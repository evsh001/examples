==> flow/design.v <==
`timescale 1ns / 10ps
module i2c_master 
  #
  (
   parameter  INTERVAL     = 1_000_000_000,
   parameter  CLK_PER      = 22
  )
  (
   input wire                      clk, 
   inout wire                      SCL,
   inout wire                      SDA,
   output logic                    measure_done,
   output logic [15:0]             i2c_data
   );
  localparam TIME_1SEC   = int'(INTERVAL/CLK_PER);  
  localparam TIME_TFALL  = int'(100/CLK_PER);
  localparam TIME_TRISE  = int'(300/CLK_PER);
  localparam TIME_THDSTA = int'(600/CLK_PER);
  localparam TIME_THIGH  = int'(600/CLK_PER);
  localparam TIME_TLOW   = int'(1300/CLK_PER);
  localparam TIME_TSUDAT = int'(400/CLK_PER);
  localparam TIME_TSUSTO = int'(600/CLK_PER);
  localparam I2C_ADDR = 7'b1000000;  
  localparam I2C_COMM_TEMP = 8'hE3;     
  localparam I2C_COMM_HUMI = 8'hE5;     
  localparam I2CBITS  = 1 +  
                        7 +  
                        1 +  
                        1 +  
                        8 +  
                        1 +  
                        1 +  
                        7 +  
                        1 +  
                        1 +  
                        1 +  
                        8 +  
					    1 +  
                        8 +  
					    1 +  
					    1;   
  logic               sda_en;
  logic               scl_en;
  logic               scl_release;
  logic               r_start;
  logic               temp_hum;
  logic [7:0]         reg_send;
  logic               send_en;
  logic               capture_en;
  logic [3:0]         bit_index;
  logic               counter_reset;
  logic [$clog2(TIME_1SEC)-1:0]  counter;
  logic [$clog2(I2CBITS)-1:0]    bit_count;
  typedef enum bit [3:0]
               {
                IDLE,
                START,
                TLOW,
                TDATSU,
                THIGH,
                TWAIT,
                STOP
                } i2c_s;
  i2c_s I2C_State;
  initial begin
    measure_done = '0;
    r_start    = '0;
    bit_count  = '0;
    bit_index  = '0;
    send_en    = '0;
    capture_en = '0;
    sda_en     = '1;
    scl_en     = '1;
    temp_hum   = '0;
    I2C_State  = IDLE;
    counter    = '0;
    counter_reset = '0;
  end
  assign SCL = scl_en ? 'z : '0;
  assign SDA = sda_en ? 'z : '0;
  always @(posedge clk) begin
    scl_en                     <= '1;
    if (counter_reset) counter <= '0;
    else counter  <= counter + 1'b1;
    counter_reset <= '0;
    measure_done  <= '0;
    scl_release   <= (SCL) ? '1 : '0;
    case (I2C_State)
      IDLE: begin
        bit_count <= '0;
        if (counter == TIME_1SEC) begin
          temp_hum      <= ~temp_hum;
          i2c_data      <= '0;
          counter_reset <= '1;
          I2C_State     <= START;
        end
      end
      START:
        if (counter == TIME_THDSTA) begin
          counter_reset   <= '1;
          scl_en          <= '0;     
          I2C_State       <= TLOW;
        end
      TLOW: begin
        scl_en          <= '0;      
        if (counter == TIME_TFALL + TIME_TLOW - TIME_TSUDAT) begin
          bit_count     <= bit_count + 1'b1;
          counter_reset <= '1;
          I2C_State     <= TDATSU;
          if (send_en | capture_en)  bit_index  <= bit_index + 1;
          if (bit_index == 8)        bit_index  <= '0;
        end
      end
      TDATSU: begin
        scl_en          <= '0;                           
        if (bit_count == 29)   I2C_State   <= TWAIT;     
        if (counter == TIME_TSUDAT) begin
          counter_reset <= '1;
          if (bit_count == 19) begin                     
            r_start     <= '1;
            I2C_State   <= THIGH;   
          end else if (bit_count == 48)                  
            I2C_State   <= STOP;
          else 
            I2C_State   <= THIGH;       
        end
      end
      THIGH: begin
        if (counter == TIME_TRISE + TIME_THIGH) begin
          if (capture_en) i2c_data <= i2c_data << 1 | SDA;
          counter_reset <= '1;
          I2C_State     <= TLOW;
          if (r_start) begin
            I2C_State   <= START;
            r_start     <= '0;
          end     
        end
      end
      TWAIT: begin
        I2C_State <= (scl_release) ? TLOW : TWAIT; 
        counter_reset <= '1; 
      end             
      STOP: begin
        if (counter == TIME_TSUSTO) begin
          measure_done  <= '1;
          counter_reset <= '1;
          I2C_State     <= IDLE;
        end
      end
    endcase
  end
  always @(posedge clk) begin
    if (I2C_State == IDLE)
      sda_en  <= '1;
    else if (send_en &&  bit_index < 8)
      sda_en     <= reg_send[7-bit_index];
    else if (I2C_State == START)
      sda_en  <= '0;
    else if (bit_count == 1) begin                          
      send_en    <= '1;
      reg_send   <= {I2C_ADDR, 1'b0};
    end else if (bit_count == 10) begin                     
      send_en    <= '1;
      reg_send   <= temp_hum ? I2C_COMM_HUMI : I2C_COMM_TEMP;
    end else if (bit_count == 20) begin                     
      send_en    <= '1;
      reg_send   <= {I2C_ADDR, 1'b1};
    end else if (bit_count == 30 || bit_count == 39) begin     
      capture_en <= '1;
      sda_en     <= '1;
    end else if (bit_count == 48 || bit_count == 38 || bit_count == 0)            
      sda_en     <= '0;
    else
      sda_en     <= '1;
    if (bit_index == 8) begin
      send_en    <= '0;
      capture_en <= '0;
    end     
  end
endmodule
From RTL to reports: i2c_master --
Tool output for the design above, in the order of the flow. Lines are those of the file above, counted from 1. Library cell names are shortened. Not given: n/a
Design: top module i2c_master, clock port clk, standard-cell library sky130hd, library corner tt_025C_1v80

Word-level counts --
Yosys after proc, flatten, opt, wreduce and memory -nomap, before mapping. Memory bits, and registers merged into a memory's read port (data or address), are not among the register bits. Print and check cells are not counted. Equal cells are merged and count once.
Word-level totals: register bits 73, latch bits 0, memory bits (writable) 0, memory bits (read-only) 0, word width x clocked read ports 0, memories 0, bits of input ports 1, output and inout bits 19, word-level cells 133
Operators by class: $add $sub $neg 4, multipliers 0, divide/modulo/power cells 0, magnitude comparators 1, equality and inequality tests 33, shift-type cells 1, multiplexer cells 47, bitwise logic cells 9, reduce/logical cells 23
Operator list (count):
- == test 26 x 5 -> 1 bit with constant B | 2
- == test 26 x 6 -> 1 bit with constant B | 2
- 2-to-1 mux 16 bit | 3
- parallel mux 16 bit (select 2 bit) | 1
- 2-to-1 mux 4 bit | 8
- parallel mux 4 bit (select 7 bit) | 1
- adder 26 x 1 -> 26 bit with constant B | 1
- == test 26 bit with constant B | 1
- == test 6 x 5 -> 1 bit with constant B | 4
- 2-to-1 mux 1 bit | 22
- == test 6 bit with constant B | 3
- bitwise OR 16 x 1 -> 16 bit | 1
- inequality test 2 bit with constant B | 8
- 2-to-1 mux 8 bit | 2
- AND reduction 7 bit | 2
- == test 4 x 3 -> 1 bit with constant B | 3
- AND reduction 4 bit | 3
- parallel mux 6 bit (select 2 bit) | 1
- inequality test 3 x 2 -> 1 bit with constant B | 3
- nonzero test 2 bit | 4
- == test 4 x 2 -> 1 bit with constant B | 2
- indexed select 8 x 5 -> 1 bit | 1
- NOT 1 bit | 7
- nonzero test 7 bit | 1
- AND reduction 3 bit | 2
- adder 6 x 1 -> 6 bit with constant B | 1
- == test 6 x 1 -> 1 bit with constant B | 1
- == test 6 x 4 -> 1 bit with constant B | 1
Other operator kinds: 19; their cells: 27.

Longest topological paths --
Longest topological path by Yosys (ltp), each cell counted once; first at word level (registers and memories cut), then after technology mapping (sequential cells cut; the memories' decode and read muxes count).
Depth: depth after elaboration 10, ABC_AREA 0, mapped depth 7

After synthesis --
Yosys stat after the flow's synthesis: flattened, memories mapped to cells. It holds for the ABC_AREA given above (unset counts as 0); a run with the other value may have another netlist. The area totals of this step are shown rounded.
Synthesis totals: cell count 264, mapped area 2273 sq um, flip-flops 38, buffers 29
Cell types (count):
- dfxtp_1 | 28
- edfxtp_1 | 10
- nor2_1 | 38
- buf_4 | 18
- xnor2_1 | 15
- xor2_1 | 11
- ha_1 | 7
- nand3_1 | 13
- nand4_1 | 10
- nor3_1 | 11
- nor4_1 | 8
- inv_1 | 13
- nand2_1 | 11
- clkbuf_1 | 9
- nand2b_1 | 5
- or3_1 | 5
- a21oi_1 | 6
- o41ai_4 | 1
Other cell types: 30; their cells: 45.

Path before layout --
Path of least setup slack by OpenSTA after synthesis, without wires, with an ideal clock, recovery checks aside; 20% of the period is set as input and as output delay. Where synthesis merged equal registers, the netlist keeps one of their names.
Timing after synthesis: kind register to register, start register counter[17], end register I2C_State[0], clock period 2.83 ns, launch time at the first pin 0.000 ns, data arrival time 1.996 ns, slack 0.499 ns, path delay 2.331 ns, stages on the path 6, period reached after synthesis 2.331 ns
"path delay" = arrival - input delay + setup time. "stages on the path" counts driving pins, that of a launching flip-flop among them; a cell with two outputs on the path counts twice. "period reached after synthesis" = period - worst setup slack (recovery checks aside). The figure is calculated, with input and output delays left at 20% of the set period. Between the ends stands the longest chain of elaborated cells between them, by number of cells; it is not shown to be the way that was timed. Of several equally long chains one is given. A line is the first line of the expression or statement that the cell stems from. Yosys adds cells for indexed reads and writes and turns some case tables into memories. A register here has more assigning lines than the two given. The path ends at the enable pin of a flip-flop; only ways to that pin are counted.
On the way, after synthesis: cell sequence dfxtp_1 -> or4_4 -> or3_4 -> o41ai_4 -> a41oi_2 -> a221oi_2, length of the longest elaborated chain 3, elaborated cells between the ends (all ways) 12, classes of those cells 11 x eq/ne; 1 x reduce/logical
Ends and longest elaborated chain, after synthesis:
- from (decl) | RTL line 52 | logic [$clog2(TIME_1SEC)-1:0]  counter;
- from (assign) | RTL line 83 | if (counter_reset) counter <= '0;
- from (assign) | RTL line 84 | else counter  <= counter + 1'b1;
- == test 26 x 5 -> 1 bit | RTL line 144 | if (counter == TIME_TSUSTO) begin
- inequality test 2 bit
- AND reduction 7 bit
- to (assign) | RTL line 140 | I2C_State <= (scl_release) ? TLOW : TWAIT;
- to (assign) | RTL line 147 | I2C_State     <= IDLE;
- to (decl) | RTL line 64 | i2c_s I2C_State;

Timing after layout --
Path of least setup slack in the final report of run A (OpenROAD, finished layout, wires in). Where an end is a register, its clock arrival counts in the times.
Timing post-layout: kind register to register, start register counter[17], end register I2C_State[0], clock period 2.45 ns, launch time at the first pin 0.29 ns, data arrival time 2.39 ns, slack 0.04 ns, stages on the path 6
Between the ends stands the longest chain of elaborated cells between them, by number of cells; it is not shown to be the way that was timed. Of several equally long chains one is given. A register here has more assigning lines than the two given. The path ends at the enable pin of a flip-flop; only ways to that pin are counted.
On the way, post-layout: cell sequence dfxtp_1 -> or4_4 -> or3_4 -> o41ai_4 -> a41oi_2 -> a221oi_4, length of the longest elaborated chain 3, elaborated cells between the ends (all ways) 12, classes of those cells 11 x eq/ne; 1 x reduce/logical
Ends and longest elaborated chain, post-layout:
- from (decl) | RTL line 52 | logic [$clog2(TIME_1SEC)-1:0]  counter;
- from (assign) | RTL line 83 | if (counter_reset) counter <= '0;
- from (assign) | RTL line 84 | else counter  <= counter + 1'b1;
- == test 26 x 5 -> 1 bit | RTL line 144 | if (counter == TIME_TSUSTO) begin
- inequality test 2 bit
- AND reduction 7 bit
- to (assign) | RTL line 140 | I2C_State <= (scl_release) ? TLOW : TWAIT;
- to (assign) | RTL line 147 | I2C_State     <= IDLE;
- to (decl) | RTL line 64 | i2c_s I2C_State;

Data sheet: physical implementation of i2c_master

Measured results for i2c_master: 2 stored runs of the Yosys and OpenROAD flow on sky130hd. The settings differ; the order carries no meaning. The constraints put input and output delay at 20% of the set period each and load the outputs with 0.01 pF.
"achieved clock period" means the clock period less the worst setup slack. The figure is calculated, with input and output delays left at 20% of the set period.
"worst setup path time" is the time allowed to the run's worst setup path (the clock period less input and output delay, where it has them) less its slack. Clock arrival times count: a late capture clock shortens it, a late launch clock lengthens it.
"power": no workload was simulated; the value follows from the tool's default switching activity.
Values from the reports are rounded here.
[run A] settings: period_ns=2.45, SETUP_SLACK_MARGIN=-0.09, CAP_MARGIN=20, CORE_MARGIN=2, CORE_UTILIZATION=40, SLEW_MARGIN=20
[run A] result: chip area after synthesis (Yosys) 2273 sq um, die area 6303 sq um, standard-cell area of the final layout 2472 sq um, utilization 44.9%, worst setup slack after layout 0.039 ns, total negative slack 0.000 ns, worst hold slack 0.512 ns, power 1090 uW, achieved clock period 2.411 ns, worst setup path time 2.41 ns, worst setup path kind register to register
[run B] settings: period_ns=2.42, CORE_UTILIZATION=28, SETUP_SLACK_MARGIN=0.56, CORE_ASPECT_RATIO=1.69, CELL_PAD_IN_SITES_GLOBAL_PLACEMENT=3, CELL_PAD_IN_SITES_DETAIL_PLACEMENT=0, GPL_ROUTABILITY_DRIVEN=0, CTS_CLUSTER_DIAMETER=35, SLEW_MARGIN=0, CAP_MARGIN=20, CORE_MARGIN=2
[run B] result: chip area after synthesis (Yosys) 2273 sq um, die area 8881 sq um, standard-cell area of the final layout 2790 sq um, utilization 35.4%, worst setup slack after layout 0.124 ns, total negative slack 0.000 ns, worst hold slack 0.474 ns, power 1319 uW, achieved clock period 2.296 ns, worst setup path time 2.30 ns, worst setup path kind register to register
